==> flow/design.v <==
`timescale 1ns / 1ps
module code(
    input Clk,
    input Reset,
    input Slt,
    input En,
    output [63:0] Output0,
    output [63:0] Output1
    );
    reg [63:0] reg0, reg1;
    reg [1:0] count;
    assign Output0 = reg0;
    assign Output1 = reg1;
    initial begin
        count = 0;
        reg0 = 0;
        reg1 = 0;
    end
    always @(posedge Clk) begin
        if(Reset) begin
            reg0 <= 0;
            reg1 <= 0;
        end
        else if(En) begin
            if(!Slt) reg0 <= reg0 + 1;
            else begin
                if(count == 2'b11) begin
                    count <= 2'b00;
                    reg1 <= reg1 + 1;
                end
                else count <= count + 1;
            end
        end
    end
endmodule
* Tool chain data of code
What the tools print for code, step after step. Lines are those of the file above, counted from 1. Library cell names are shortened. Not given: --
Set-up: top code, clock port Clk, standard-cell library sky130hd, library corner tt_025C_1v80

* Word level
Yosys after proc, flatten, opt, wreduce and memory -nomap, before mapping. Enables and synchronous resets that opt folds into registers are not counted as muxes. Memory bits, and registers merged into a memory's read port (data or address), are not among the register bits. Print and check cells are not counted. Equal cells are merged and count once.
Bit counts: bits in registers 130, input port bits 4, output and inout port bits 128, cells after elaboration 12
Cells by class: add/subtract/negate cells 3, equality and inequality tests 1, bitwise logic cells 2, reduce/logical cells 3
Operator list (number):
- 64-bit by 1-bit adder with 64-bit output (second input constant) | 2
- 3-bit AND reduction | 2
- 1-bit inverter | 2
- 2-bit by 1-bit adder with 2-bit output (second input constant) | 1
- 2-bit equality test (second input constant) | 1
- 2-bit AND reduction | 1

* Logic depth
Longest topological path by Yosys (ltp), each cell counted once; first at word level (registers and memories cut), then after technology mapping (sequential cells cut; the memories' decode and read muxes count).
Logic depth: depth in word-level cells 2, ABC_AREA 0, mapped depth 7, depth with buffers taken out 6

* Mapped cells and area
Source: synth_stat.txt of the flow (Yosys; design flattened, memories mapped). It holds for the ABC_AREA given above (unset counts as 0); a run with the other value may have another netlist.
Cell types:
- dfxtp_1 | number 128, area in all 2.56E+03 um^2
- nand4_1 | number 69, area in all 431.664 um^2
- nor2_1 | number 95, area in all 356.592 um^2
- xor2_1 | number 37, area in all 324.061 um^2
- a21oi_1 | number 54, area in all 270.259 um^2
- xnor2_1 | number 30, area in all 262.752 um^2
- or3_1 | number 41, area in all 256.496 um^2
- nand3_1 | number 43, area in all 215.206 um^2
- o21ai_0 | number 39, area in all 195.187 um^2
- nand2_1 | number 50, area in all 187.68 um^2
- or4_1 | number 17, area in all 127.622 um^2
- nor3_1 | number 22, area in all 110.106 um^2
- o31ai_1 | number 14, area in all 105.101 um^2
- nor4_1 | number 15, area in all 93.84 um^2
- and4_1 | number 9, area in all 78.826 um^2
- and3_1 | number 11, area in all 68.816 um^2
- inv_1 | number 17, area in all 63.811 um^2
- nor4_4 | number 3, area in all 63.811 um^2
Other cell types: 28; their cells: 70.
Synthesis totals: cells in the netlist 764, synthesis area 6357.3 um^2, area of sequential cells 2622.5 um^2, flip-flops 130, buffers 19

* Timing after synthesis
OpenSTA on the mapped netlist: ideal clock, no wires. The path of least setup slack (recovery checks aside). Input and output delay are each 20% of the period. Register names are those of the netlist, which keeps one name where synthesis merged equal registers.
Timing post-synthesis: path type register to register, start point register reg0[32], end point register reg0[55], period 2030 ps, library setup time 71 ps, launch time at the first pin 0 ps, arrival time 2027 ps, data required time 1959 ps, slack -68 ps, path delay 2098 ps, driving pins on the path 6, buffers on the path 0, period reached after synthesis 2098 ps
"path delay" = arrival - input delay + setup time. "driving pins on the path": output pins that drive a net of the path, with the launching flip-flop's if there is one; two outputs of one cell count as two. "period reached after synthesis" = period - worst setup slack (recovery checks aside). The figure is calculated, with input and output delays left at 20% of the set period. Between the ends stands the longest chain of elaborated cells between them, by number of cells; it is not shown to be the way that was timed. Of several equally long chains one is given. Each line given opens the expression or statement behind the cell; cells for indexed reads and writes are added by Yosys, which also makes memories of some case tables.
On the way, post-synthesis: cells stage by stage dfxtp_1 -> nand4_2 -> or3_4 -> or4_4 -> or4_1 -> a21oi_1, length of the longest elaborated chain 1, elaborated cells on any way between the ends 1, RTL lines with such cells 1, classes of those cells add/sub: 1
RTL lines, path post-synthesis:
- start, declared | line 10 | reg [63:0] reg0, reg1;
- start, assigned | line 21 | reg0 <= 0;
- start, assigned | line 25 | if(!Slt) reg0 <= reg0 + 1;
- 64-bit by 1-bit adder with 64-bit output | line 25
- end, assigned | line 21
- end, assigned | line 25
- end, declared | line 10

* Path in the finished layout
From the final timing report of run A: the path of least setup slack in the routed layout; clock arrival at registers is part of the times. The report prints the path's times to 10 ps; the period is as set.
Timing post-layout: path type input to register, start point input En, end point register reg1[50], period 3240 ps, external input delay 650 ps, library setup time 110 ps, launch time at the first pin 650 ps, arrival time 3020 ps, data required time 3670 ps, slack 650 ps, driving pins on the path 6, buffers on the path 1
Between the ends stands the longest chain of elaborated cells between them, by number of cells; it is not shown to be the way that was timed. Of several equally long chains one is given.
On the way, post-layout: cells stage by stage clkdlybuf4s50_1 -> nand4_1 -> nor4_4 -> nand4_1 -> or3_1 -> a21oi_1, length of the longest elaborated chain 1, elaborated cells on any way between the ends 1, RTL lines with such cells 0, classes of those cells reduce/logical: 1
RTL lines, path post-layout:
- start, declared | line 6 | input En,
- 3-bit AND reduction
- end, assigned | line 22 | reg1 <= 0;
- end, assigned | line 29 | reg1 <= reg1 + 1;
- end, declared | line 10 | reg [63:0] reg0, reg1;

## Implementation results

Measured results for code: 2 stored runs of the Yosys and OpenROAD flow on sky130hd. The settings differ; the order carries no meaning. The constraints put input and output delay at 20% of the set period each and load the outputs with 0.01 pF.
"reached clock period" = clock period - worst setup slack. The figure is calculated, with input and output delays left at 20% of the set period.
"time used up by the worst setup path" is the time allowed to the run's worst setup path (the clock period less input and output delay, where it has them) less its slack. Clock arrival times count: a late capture clock shortens it, a late launch clock lengthens it.
"total power after layout" rests on the timing tool's default activity at the inputs, not on a simulated workload.
"time used up by the worst setup path" is given in steps of 10 ps.

[run A] flow files
==> flow/run.sh <==
#!/bin/bash
# the make line also repeats the synthesis and layout settings of config.mk as NAME=value (left out here)
make -C /OpenROAD-flow-scripts/flow DESIGN_CONFIG=/design/flow/config.mk WORK_HOME=/design/flow/orfs CLKGATE_MAP_FILE= finish
==> flow/config.mk <==
export PLATFORM = sky130hd
export DESIGN_NAME = code
export DESIGN_NICKNAME = code
export VERILOG_FILES = /design/flow/design.v
export SDC_FILE = /design/flow/constraint.sdc
export NUM_CORES = 4
export LEC_CHECK = 0
export CAP_MARGIN = 20
export CORE_MARGIN = 9
export CORE_UTILIZATION = 65
export CTS_CLUSTER_SIZE = 19
export GPL_TIMING_DRIVEN = 1
export MIN_ROUTING_LAYER = met1
export PLACE_DENSITY_LB_ADDON = 0.09
export SETUP_SLACK_MARGIN = 0.14
export SLEW_MARGIN = 20
==> flow/constraint.sdc <==
create_clock -name core_clock -period 3.24 [get_ports {Clk}]
set_input_delay 0.6480 -clock core_clock [delete_from_list [all_inputs] [get_ports {Clk}]]
set_output_delay 0.6480 -clock core_clock [all_outputs]
set_load 0.01 [all_outputs]

[run A] result: post-route utilization 0.899; mapped cell area after synthesis 6357.3 um^2; total negative setup slack 0 ps; time used up by the worst setup path 1940 ps; critical path kind input to register; smallest hold slack 521 ps; total power after layout 3.668 mW; smallest setup slack 653 ps; standard-cell area after layout 8423.1 um^2; die size 13664.4 um^2; reached clock period 2587 ps

[run B] flow files
==> flow/run.sh <==
#!/bin/bash
# the make line also repeats the synthesis and layout settings of config.mk as NAME=value (left out here)
make -C /OpenROAD-flow-scripts/flow DESIGN_CONFIG=/design/flow/config.mk WORK_HOME=/design/flow/orfs CLKGATE_MAP_FILE= finish
==> flow/config.mk <==
export PLATFORM = sky130hd
export DESIGN_NAME = code
export DESIGN_NICKNAME = code
export VERILOG_FILES = /design/flow/design.v
export SDC_FILE = /design/flow/constraint.sdc
export NUM_CORES = 4
export LEC_CHECK = 0
export CAP_MARGIN = 20
export CORE_MARGIN = 2
export CORE_UTILIZATION = 40
export SLEW_MARGIN = 20
==> flow/constraint.sdc <==
create_clock -name core_clock -period 3.19 [get_ports {Clk}]
set_input_delay 0.6380 -clock core_clock [delete_from_list [all_inputs] [get_ports {Clk}]]
set_output_delay 0.6380 -clock core_clock [all_outputs]
set_load 0.01 [all_outputs]

[run B] result: standard-cell area after layout 8570.7 um^2; post-route utilization 0.545; reached clock period 2549 ps; die size 16918.2 um^2; mapped cell area after synthesis 6357.3 um^2; smallest hold slack 495 ps; total negative setup slack 0 ps; smallest setup slack 641 ps; time used up by the worst setup path 1910 ps; critical path kind input to register; total power after layout 3.630 mW
